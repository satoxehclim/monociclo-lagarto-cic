==> flow/design.v <==
package lagarto0_pkg;
	localparam	XLEN					=	64;
	localparam	ISA_SIZE				=	32;
	localparam	ADDR_SIZE			=	64;
	localparam	VADD_SIZE			=	40;
	localparam	ICACHE_LINE_SIZE	=	64;
	localparam	IBLOCK_BYTE			=	ICACHE_LINE_SIZE/8;
	localparam	ILINE_BYTE_OFFSET	=	$clog2(IBLOCK_BYTE);
	localparam	ICACHE_SIZE			=	1024*2;
	localparam	ICACHE_MEM_DEPTH	=	ICACHE_SIZE/IBLOCK_BYTE;
	localparam	ICACHE_IDX_SIZE	=	$clog2(ICACHE_MEM_DEPTH);
	localparam	ICACHE_VPN_SIZE	=	VADD_SIZE-ICACHE_IDX_SIZE-ILINE_BYTE_OFFSET;
	localparam	FETCH_WIDTH			=	ICACHE_LINE_SIZE/ISA_SIZE;
	localparam	ISSUE_WIDTH			=	1;
	localparam	RESET_ADDRESS		=	64'h0000_0000_0000_0000;
	localparam	IQUEUE_DEPTH		=	4;
	localparam	IQUEUE_ADDR_SIZE	=	$clog2(IQUEUE_DEPTH);		
endpackage 
import	lagarto0_pkg::*;
module iqueue  
(
	input												clk_i,
	input												rst_ni,
	input												wr_i,
	input				[ICACHE_LINE_SIZE-1:0]	data_i,
	input												rd_i,
	output reg		[ICACHE_LINE_SIZE-1:0]	data_o,
	output wire										full_o,
	output wire										empty_o
);
	reg				[IQUEUE_ADDR_SIZE-1:0]	addr_rd;
	reg				[IQUEUE_ADDR_SIZE-1:0]	addr_wr;
	reg				[ICACHE_LINE_SIZE-1:0]	mem	[0:IQUEUE_DEPTH-1];
	reg				[0:IQUEUE_DEPTH-1]		valid;
	always @(posedge clk_i)
	begin
		if (!rst_ni)
		begin
			valid		<=	{IQUEUE_DEPTH{1'b0}};
			addr_rd	<=	{IQUEUE_ADDR_SIZE{1'b0}};
			addr_wr	<=	{IQUEUE_ADDR_SIZE{1'b0}};
		end
		else if (wr_i && !full_o)
		begin
			mem[addr_wr]	<=	data_i;
			valid[addr_wr]	<=	1'b1;
			addr_wr			<=	addr_wr + 1'b1;
		end
		else if (rd_i && !empty_o)
		begin
			data_o			<=	mem[addr_rd];
			valid[addr_rd]	<=	1'b0;
			addr_rd 			<=	addr_rd + 1'b1;
		end
	end
	assign	empty_o = ~(|(valid));
	assign	full_o	= &(valid);
endmodule 
module fifocircular_tb();
	reg 					clk_i;
	reg 					rst_ni;
	reg 					wr_i;
	reg 					rd_i;
	reg		[7:0]		data_i;
	wire		[7:0]		data_o;
	wire		 			empty_o;       
	wire		 			full_o;
	initial
	begin
		clk_i	= 1'b1;
		rst_ni	= 1'b0;
		wr_i		= 1'b0;
		rd_i		= 1'b0;
		data_i	= 1'b0;
		#200
			rst_ni = 1'b1;
	end
	fifo_circular	DUT (
		.clk_i		(clk_i	),
		.rst_ni		(rst_ni	),
		.wr_i		(wr_i	),	
		.rd_i		(rd_i	),	
		.data_i		(data_i	),
		.data_o		(data_o	),
		.empty_o	(empty_o),	
		.full_o		(full_o	)
	);
	always
	begin
		#50
			clk_i = ~clk_i;
	end
	always
	begin
		#300
			wr_i		=	1'b1;
			data_i	= 	8'hF;
		#100
			wr_i		=	1'b0;
		#100
			wr_i		=	1'b1;
			data_i	= 	8'hE;
		#100
			wr_i		=	1'b0;
		#100
			wr_i		=	1'b1;
			data_i	= 	8'hD;
		#100
			wr_i		=	1'b0;
		#100
			wr_i		=	1'b1;
			data_i	= 	8'hC;
		#100
			wr_i		=	1'b0;
		#100
			wr_i		=	1'b1;
			data_i	= 	8'hB;
		#100
			wr_i		=	1'b0;
		#100
			wr_i		=	1'b1;
			data_i	= 	8'hA;
		#100
			wr_i		=	1'b0;
		#100
			wr_i		=	1'b1;
			data_i	= 	8'h9;
		#100
			wr_i		=	1'b0;
		#100
			wr_i		=	1'b1;
			data_i	= 	8'h8;
		#100
			wr_i		=	1'b0;
		#100
			wr_i		=	1'b1;
			data_i	= 	8'h7;
		#100
			wr_i		=	1'b0;
		#100
			wr_i		=	1'b1;
			data_i	= 	8'h6;
		#100
			wr_i		=	1'b0;
		#100
			wr_i		=	1'b1;
			data_i	= 	8'h5;
		#100
			wr_i		=	1'b0;
		#100
			wr_i		=	1'b1;
			data_i	= 	8'h4;
		#100
			wr_i		=	1'b0;
		#100
			wr_i		=	1'b1;
			data_i	= 	8'h3;
		#100
			wr_i		=	1'b0;
		#100
			wr_i		=	1'b1;
			data_i	= 	8'h2;
		#100
			wr_i		=	1'b0;
		#100
			wr_i		=	1'b1;
			data_i	= 	8'h1;
		#100
			wr_i		=	1'b0;
		#100
			wr_i		=	1'b1;
			data_i	= 	8'h0;
		#100
			wr_i		=	1'b0;
		#100
			wr_i		=	1'b1;
			data_i	= 	8'hFF;
		#100
			wr_i		=	1'b0;
		#300
			rd_i		=	1'b0;
		#100
			rd_i		=	1'b1;
		#100
			rd_i		=	1'b0;
		#100
			rd_i		=	1'b1;
		#100
			rd_i		=	1'b0;
		#100
			rd_i		=	1'b1;
		#100
			rd_i		=	1'b0;
		#100
			rd_i		=	1'b1;
		#100
			rd_i		=	1'b0;
		#100
			rd_i		=	1'b1;
		#100
			rd_i		=	1'b0;
		#100
			rd_i		=	1'b1;
		#100
			rd_i		=	1'b0;
		#100
			rd_i		=	1'b1;
		#100
			rd_i		=	1'b0;
		#100
			rd_i		=	1'b1;
		#100
			rd_i		=	1'b0;
		#100
			rd_i		=	1'b1;
		#100
			rd_i		=	1'b0;
		#100
			rd_i		=	1'b1;
		#100
			rd_i		=	1'b0;
		#100
			rd_i		=	1'b1;
		#100
			rd_i		=	1'b0;
		#100
			rd_i		=	1'b1;
		#100
			rd_i		=	1'b0;
		#100
			rd_i		=	1'b1;
		#100
			rd_i		=	1'b0;
		#100
			rd_i		=	1'b1;
		#100
			rd_i		=	1'b0;
		#100
			rd_i		=	1'b1;
		#100
			rd_i		=	1'b0;
		#100
			rd_i		=	1'b1;
		#100
			rd_i		=	1'b0;
		#100
			rd_i		=	1'b1;
		#100
			rd_i		=	1'b0;
	end
endmodule 
# Step by step through the tools: iqueue
# Tool output for the design above, in the order of the flow.
# Lines are those of the file above, counted from 1.
# Library cell names are shortened.
# Not given: --
# inputs
top_module,iqueue
clock,clk_i
lib,sky130hd
lib_corner,tt_025C_1v80

# Word level
# Source: Yosys, flattened and elaborated, memories not mapped. Widths are those after wreduce. Registers that Yosys merges into a memory's read port (data or address) are not register bits. Print and check cells do not count. Equal cells are merged and count once.
# Yosys's memory passes give these memory sizes; they may raise the number of words (mostly to a power of two), join words into wider ones and drop unused or constant bits.
# word_totals
ram_bits,256
mem_count,1
wordCells,37
clocked_rd_ports_x_width,64
register_bits,8
out_inout_bits,66
in_bits,68
# mem_list
memory,words,width,read_ports,wr,line_no,text
mem,4,64,1,1,33,reg [ICACHE_LINE_SIZE-1:0] mem [0:IQUEUE_DEPTH-1];
# op_classes
shifts,3
addsub,6
muxes,8
logic,8
reduce_and_logical,8
# ops
op,n
two-way mux 64 bit,2
variable shift 1 x 32 -> 4 bit with constant A,3
negation 3 -> 32 bit,2
bitwise AND 4 bit,2
bitwise OR 4 bit,2
inverter 4 bit,2
two-way mux 4 bit,2
subtractor 2 x 2 -> 3 bit with constant A,2
adder 2 x 1 -> 2 bit with constant B,2
AND reduction 4 bit,1
OR reduction 4 bit,1
two-way mux 2 bit,2
AND reduction 3 bit,1
logical AND 1 bit,2
inverter 1 bit,2
AND reduction 2 bit,1
nonzero test 2 bit,1
two-way mux 1 bit,2
zero test 1 bit,1

# Longest topological paths
# Yosys ltp: most cells in a row. Word level: on the elaborated netlist, between registers, memories and ports. Mapped: between sequential cells and ports; inverters and the memories' decode and read muxes count.
# depth
depth_word,8
ABC_AREA,1
depth_mapped,10
ltp_nobuf,7

# Synthesis result
# The flow's flattened synthesis, as Yosys stat reports it; memories are mapped. The netlist is that of the ABC_AREA named above (0 if unset); the other value can give another one.
# synth_totals
cells,764
n_buf,42
flip_flops,328
mapped_area_mm2,0.0121679
seqArea_mm2,0.0097694
# types
cell,n,type_area_um2
edfxtp_1,320,9.61E+03
nor2_1,137,514.243
o21ai_0,83,415.398
o22ai_1,54,337.824
dfxtp_1,8,160.154
o21ai_1,32,160.154
o21ai_2,15,131.376
o22ai_2,10,125.12
buf_6,11,123.869
nor2_4,10,112.608
ha_1,8,100.096
buf_2,16,80.077
nand2_1,15,56.304
clkbuf_1,12,45.043
inv_1,12,45.043
buf_12,2,40.038
a21oi_1,6,30.029
nand3_1,4,20.019
# Other cell types: 7; their cells: 9.

# Path before layout
# Source: OpenSTA report_checks on the synthesized netlist (no wires, ideal clock, input and output delay 20% of the period each), path of least setup slack; recovery checks are left aside. Register names are those of the netlist, which keeps one name where synthesis merged equal registers.
# synth_timing
path_type,input -> register
start,in rd_i
end,reg data_o[0]
path_buffers,0
path_stages,2
setup_ns,0.565
required_time_ns,3.355
arrival_ns,5.337
tclk_ns,3.92
in_delay_ns,0.784
path_delay_ns,5.118
t_first_pin_ns,0.784
setup_slack_ns,-1.982
period_less_setup_slack_ns,5.902
# "path_delay_ns" is the arrival time less input delay plus setup time.
# "path_stages" counts driving pins, that of a launching flip-flop among them; a cell with two outputs on the path counts twice.
# "period_less_setup_slack_ns" is the clock period less the worst setup slack; recovery checks do not enter. This is arithmetic on one report: input and output delays are still those of the set period (20% each).
# The rows between start and end are the longest chain of elaborated cells between them; the timing report does not say that the signal goes this way. Where chains are equally long, one stands for them.
# Each line given opens the expression or statement behind the cell; cells for indexed reads and writes are added by Yosys, which also makes memories of some case tables.
# synth_via
path_cell_list,nand2_1 nor3_1
elab_chain_cells,2
cone_cells,2
cone_lines,1
classes_between,reduce/logical (2)
# synth_lines
item,line_no,text
from (decl),26,"input rd_i,"
logical AND 1 bit,49,else if (rd_i && !empty_o)
AND reduction 3 bit,--,
to (decl),27,"output reg [ICACHE_LINE_SIZE-1:0] data_o,"

# Path in the finished layout
# From the final timing report of job 1: the path of least setup slack in the routed layout; clock arrival at registers is part of the times.
# layout_timing
path_type,register -> output
start,reg valid[0]
end,out full_o
t_first_pin_ns,0.54
path_buffers,1
output_delay_ns,0.57
required_time_ns,2.30
arrival_ns,1.73
tclk_ns,2.87
setup_slack_ns,0.56
path_stages,4
# The rows between start and end are the longest chain of elaborated cells between them; the timing report does not say that the signal goes this way. Where chains are equally long, one stands for them.
# At most two assigning lines are given for a register; there are more.
# layout_via
path_cell_list,dfxtp_1 nand2_1 nor2_2 clkdlybuf4s50_1
elab_chain_cells,1
cone_cells,1
cone_lines,1
classes_between,reduce/logical (1)
# layout_lines
item,line_no,text
from (decl),34,reg [0:IQUEUE_DEPTH-1] valid;
from (assign),39,valid <= {IQUEUE_DEPTH{1'b0}};
from (assign),46,valid[addr_wr] <= 1'b1;
AND reduction 4 bit,57,assign full_o = &(valid);
to (decl),28,"output wire full_o,"

# 2 stored runs of iqueue in the flow (synthesis by Yosys, layout by OpenROAD, sky130hd cells), in arbitrary order. Constraints: input delay and output delay 20% of the set period each, output load 0.01 pF.
# "timing.achieved_period_ns" = clock period - worst setup slack. The figure is calculated, with input and output delays left at 20% of the set period.
# By "worstPathTime_ns" is meant the share of the clock period that the worst setup path is allowed (20% is reserved at inputs, 20% at outputs), minus its slack. Clock arrival times at its registers enter into it.
# "final_power_uw": no workload was simulated; the value follows from the tool's default switching activity.
# A setting shown as . is not set for that run.
stored run,period_ns,CORE_UTILIZATION,SETUP_SLACK_MARGIN,PLACE_DENSITY,HOLD_SLACK_MARGIN,CORE_MARGIN,CELL_PAD_IN_SITES_GLOBAL_PLACEMENT,ABC_AREA,GPL_ROUTABILITY_DRIVEN,CTS_CLUSTER_DIAMETER,CAP_MARGIN,SLEW_MARGIN,PLACE_DENSITY_LB_ADDON,CORE_ASPECT_RATIO,CELL_PAD_IN_SITES_DETAIL_PLACEMENT,GPL_TIMING_DRIVEN,MAX_ROUTING_LAYER,timing.achieved_period_ns,setup_tns_ns,layout_stdcell_area_mm2,final_util_pct,final_setup_ws_ns,worstPathTime_ns,worst_path_kind,final_power_uw,synth_area_mm2,fin_hold_ws_ns,die_mm2
job 1,2.87,45,-0.15,0.88,0.05,4,1,1,0,399,15,20,.,.,.,.,.,2.306,0.000,0.0148768,56.4,0.564,1.73,register -> output,9731,0.0121679,0.526,0.0297338
job 2,4.17,26,.,.,.,2,.,.,1,.,20,20,0.06,0.75,0,0,met4,2.801,0.000,0.0150519,33.9,1.369,1.97,register -> output,7304,0.0116562,0.526,0.0465583
